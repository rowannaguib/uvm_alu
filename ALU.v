==> flow/design.v <==
module ALU ( 
    input signed [4:0] A,
    input signed [4:0] B,
    input a_en ,
    input [2:0] a_op ,
    input b_en , 
    input [1:0] b_op , 
    input rst_n, 
    input clk, 
    input ALU_en,
    output reg signed [5:0] c
);
parameter [2:0] ADD_a   = 'b0,
                SUB_a   = 3'b001,
                XOR_a   = 3'b010,
                OR_a    = 3'b101,
                AND_a   = 3'b011,
                AND__a  = 3'b100,
                XNOR_a  = 3'b110,
                NULL_a  = 3'b111,
                NAND_b_1  = 2'b0,
                ADD_b_1   = 2'b01,
                ADD__b_1   = 2'b10,
                NULL_b_1  = 2'b11,
                XOR_b_2   = 2'b0,
                XNOR_b_2  = 2'b01,
                DEC_b_2   = 2'b10,  
                ADD2_b_2  = 2'b11;  
always @ (posedge clk or negedge rst_n) begin
    if(!rst_n) begin
        c <= 6'b0;
    end
    else begin
        if(ALU_en)begin
            if(a_en && !b_en)begin  
                case (a_op)
                    ADD_a:  c <= A + B;
                    SUB_a:  c <= A - B;
                    XOR_a:  c <= A ^ B;
                    OR_a:   c <= A || B;
                    AND_a:  c <= A & B;
                    AND__a: c <= A & B;
                    XNOR_a: c <= ~(A ^ B);
                    default: c <=6'b0; 
                endcase
            end
            else if(b_en && !a_en)begin  
                case (b_op)
                    NAND_b_1: c <= ~(A & B);
                    ADD_b_1 : c <= A + B;
                    ADD_b_1 : c <= A + B;
                   default: c <=6'b0;
                endcase
            end
            else if(a_en && b_en)begin  
                case (b_op)
                    XOR_b_2 : c <= A ^ B; 
                    XNOR_b_2: c <= ~(A ^ B);
                    DEC_b_2 : c <= A - 1;
                    ADD2_b_2: c <= B + 2;
                   default: c <=6'b0;
                endcase
            end
          else 
            c <= c;
        end
        else 
            c <= c;
    end
end
endmodule
==> Tool chain data of ALU <==
The steps from the RTL of ALU to its reports follow in flow order.
Line numbers count from 1 in the design file above.
Cell names lack the library's common part.
{ "setup": {"design": "ALU", "clock_port": "clk", "cell_library": "sky130hd", "lib_corner": "tt_025C_1v80"} }

==> Word level <==
Yosys after proc, flatten, opt, wreduce and memory -nomap, before mapping. Memory bits, and registers merged into a memory's read port (data or address), are not among the register bits. Print and check cells are not counted. Equal cells are merged and count once.
{ "classes": {"add_sub_neg": 4, "equal": 9, "muxes": 6, "n_logic": 4, "reduce_logical": 11} }
{ "ops": {"columns": ["op", "n"], "rows": [
  ["6-bit case mux with 6-bit select", 1],
  ["6-bit case mux with 4-bit select", 1],
  ["6-bit 2-to-1 mux", 3],
  ["5-bit inverter with 6-bit output", 2],
  ["6-bit case mux with 2-bit select", 1],
  ["3-bit equality test with constant B", 3],
  ["3-bit by 2-bit equality test with 1-bit output with constant B", 2],
  ["5-bit by 2-bit subtractor with 6-bit output with constant B", 1],
  ["5-bit by 3-bit adder with 6-bit output with constant B", 1],
  ["5-bit by 5-bit adder with 6-bit output", 1],
  ["5-bit by 5-bit subtractor with 6-bit output", 1],
  ["5-bit bitwise AND", 1],
  ["5-bit XOR", 1],
  ["5-bit logical OR", 1],
  ["2-bit equality test with constant B", 2],
  ["1-bit logical AND", 3],
  ["3-bit by 1-bit equality test with 1-bit output with constant B", 1],
  ["3-bit logical NOT", 1],
  ["3-bit nonzero test", 1],
  ["1-bit logical NOT", 2],
  ["2-bit by 1-bit equality test with 1-bit output with constant B", 1],
  ["2-bit logical NOT", 1],
  ["2-bit AND reduction", 1],
  ["2-bit OR reduction", 1]
]} }
{ "bits": {"ff_bits": 6, "in_bits": 20, "output_inout_bits": 6, "wordCells": 35} }

==> Depth <==
Longest topological path by Yosys (ltp), each cell counted once; first at word level (registers and memories cut), then after technology mapping (sequential cells cut; the memories' decode and read muxes count).
{ "depth": {"ltp_word": 6, "ABC_AREA": 1, "depth_mapped": 15, "ltp_nobuf": 14} }

==> After synthesis <==
Source: synth_stat.txt of the flow (Yosys; design flattened, memories mapped). It holds for the ABC_AREA given above (unset counts as 0); a run with the other value may have another netlist.
{ "types": {"columns": ["cell_type", "n", "type_area_um2"], "rows": [
  ["nand2_1", 84, 315.302],
  ["ha_1", 13, 162.656],
  ["dfrtp_1", 6, 150.144],
  ["nand3_1", 26, 130.125],
  ["inv_1", 29, 108.854],
  ["nor2_1", 18, 67.565],
  ["a21oi_1", 12, 60.058],
  ["fa_1", 2, 40.038],
  ["o21ai_0", 8, 40.038],
  ["nand4_1", 6, 37.536],
  ["inv_2", 7, 26.275],
  ["o21ai_1", 4, 20.019],
  ["o22ai_1", 3, 18.768],
  ["a21oi_2", 2, 17.517],
  ["bufinv_8", 1, 17.517],
  ["o221ai_1", 2, 17.517],
  ["a21oi_4", 1, 16.266],
  ["nand3b_1", 2, 15.014]
]} }
Not listed: further types 15, cells in them 19.
{ "mapped": {"mapped_cells": 245, "area_um2": 1402.6, "sequential_area_um2": 150.1, "flip_flops": 6, "n_buf": 3} }

==> Worst setup path after synthesis <==
OpenSTA on the mapped netlist: ideal clock, no wires. The path of least setup slack (recovery checks aside). Input and output delay are each 20% of the period. Register names are those of the netlist, which keeps one name where synthesis merged equal registers.
{ "synth_timing": {"kind": "input to register", "start": "input port A[0]", "end": "register c[2]", "tclk_ns": 2.14, "input_delay_ns": 0.428, "setup_time_ns": 0.116, "launch_ns": 0.428, "arrival_ns": 1.753, "t_required_ns": 2.024, "slack_ns": 0.271, "delay_ns": 1.441, "stages": 11, "path_buffers": 0, "synth_period_reached_ns": 1.869} }
"delay_ns" = arrival - input delay + setup time.
"stages": output pins that drive a net of the path, with the launching flip-flop's if there is one; two outputs of one cell count as two.
"synth_period_reached_ns" is the clock period less the worst setup slack; recovery checks do not enter. This is arithmetic on one report: input and output delays are still those of the set period (20% each).
Between the ends stands the longest chain of elaborated cells between them, by number of cells; it is not shown to be the way that was timed. Of several equally long chains one is given.
Each line given opens the expression or statement behind the cell; cells for indexed reads and writes are added by Yosys, which also makes memories of some case tables.
A register here has more assigning lines than the two given.
{ "synth_via": {"cell_sequence": "inv_1 ha_1 inv_1 fa_1 or2_0 a31oi_1 nand4_1 nand2_1 nand2_1 nand2_1 nand2_1", "elab_chain_cells": 5, "cells_between": 9, "cone_classes": "add/sub (3); mux (6)"} }
{ "synth_lines": {"columns": ["item", "line", "source"], "rows": [
  ["start: declaration", 2, "input signed [4:0] A,"],
  ["5-bit by 2-bit subtractor with 6-bit output", 59, "DEC_b_2 : c <= A - 1;"],
  ["6-bit case mux with 4-bit select", 56, "case (b_op)"],
  ["6-bit 2-to-1 mux", 55, "else if(a_en && b_en)begin"],
  ["6-bit 2-to-1 mux", 47, "else if(b_en && !a_en)begin"],
  ["6-bit 2-to-1 mux", 35, "if(a_en && !b_en)begin"],
  ["end: assignment", 37, "ADD_a:  c <= A + B;"],
  ["end: assignment", 38, "SUB_a:  c <= A - B;"],
  ["end: declaration", 11, "output reg signed [5:0] c"]
]} }

==> Path in the finished layout <==
From the final timing report of flow run A: the path of least setup slack in the routed layout; clock arrival at registers is part of the times.
{ "layout_timing": {"kind": "input to register", "start": "input port B[3]", "end": "register c[4]", "tclk_ns": 3.29, "input_delay_ns": 0.66, "setup_time_ns": 0.11, "launch_ns": 0.66, "arrival_ns": 2.72, "t_required_ns": 3.43, "slack_ns": 0.70, "stages": 12, "path_buffers": 1} }
Between the ends stands the longest chain of elaborated cells between them, by number of cells; it is not shown to be the way that was timed. Of several equally long chains one is given.
A register here has more assigning lines than the two given.
{ "layout_via": {"cell_sequence": "clkdlybuf4s50_1 inv_1 ha_2 inv_2 a21oi_2 nand3_1 nand3_1 nand2_1 o21ai_2 nand2_1 nand2_1 nand2_1", "elab_chain_cells": 5, "cells_between": 9, "cone_classes": "add/sub (3); mux (6)"} }
{ "layout_lines": {"columns": ["item", "line", "source"], "rows": [
  ["start: declaration", 3, "input signed [4:0] B,"],
  ["5-bit by 3-bit adder with 6-bit output", 60, "ADD2_b_2: c <= B + 2;"],
  ["6-bit case mux with 4-bit select", 56, "case (b_op)"],
  ["6-bit 2-to-1 mux", 55, "else if(a_en && b_en)begin"],
  ["6-bit 2-to-1 mux", 47, "else if(b_en && !a_en)begin"],
  ["6-bit 2-to-1 mux", 35, "if(a_en && !b_en)begin"],
  ["end: assignment", 37, "ADD_a:  c <= A + B;"],
  ["end: assignment", 38, "SUB_a:  c <= A - B;"],
  ["end: declaration", 11, "output reg signed [5:0] c"]
]} }

Add stored flow runs of ALU

2 stored runs of ALU in the flow (synthesis by Yosys, layout by OpenROAD, sky130hd cells), in arbitrary order. Constraints: input delay and output delay 20% of the set period each, output load 0.01 pF.
"timing.achieved_period_ns" is the run's clock period less its worst setup slack. It is reckoned from that one timing run; input and output delays stay at 20% of the period that was set.
"fin_power_mw" rests on the timing tool's default activity at the inputs, not on a simulated workload.
[
  {
    "run": "flow run A",
    "settings": { "period_ns": 3.29, "CORE_UTILIZATION": 57, "SETUP_SLACK_MARGIN": 0.52, "PLACE_DENSITY_LB_ADDON": 0.23, "ABC_AREA": 1, "GPL_TIMING_DRIVEN": 1, "CTS_CLUSTER_SIZE": 72, "MIN_ROUTING_LAYER": "met2", "CAP_MARGIN": 20, "CORE_MARGIN": 2, "SLEW_MARGIN": 20 },
    "results": { "synth_area_um2": 1402.6, "die_um2": 2873.5, "layout_utilization_frac": 0.747, "final_setup_ws_ns": 0.703, "tns_setup_ns": 0.000, "worst_hold_slack_ns": 0.497, "fin_power_mw": 0.4313, "timing.achieved_period_ns": 2.587 }
  },
  {
    "run": "flow run B",
    "settings": { "period_ns": 3.44, "CORE_UTILIZATION": 71, "SETUP_SLACK_MARGIN": 0.77, "CELL_PAD_IN_SITES_GLOBAL_PLACEMENT": 3, "CELL_PAD_IN_SITES_DETAIL_PLACEMENT": 2, "TNS_END_PERCENT": 35, "ABC_AREA": 1, "GPL_ROUTABILITY_DRIVEN": 0, "CTS_CLUSTER_SIZE": 96, "CTS_CLUSTER_DIAMETER": 208, "CAP_MARGIN": 20, "CORE_MARGIN": 2, "SLEW_MARGIN": 20 },
    "outcome": "not finished: placement ended with error GPL-0301"
  }
]
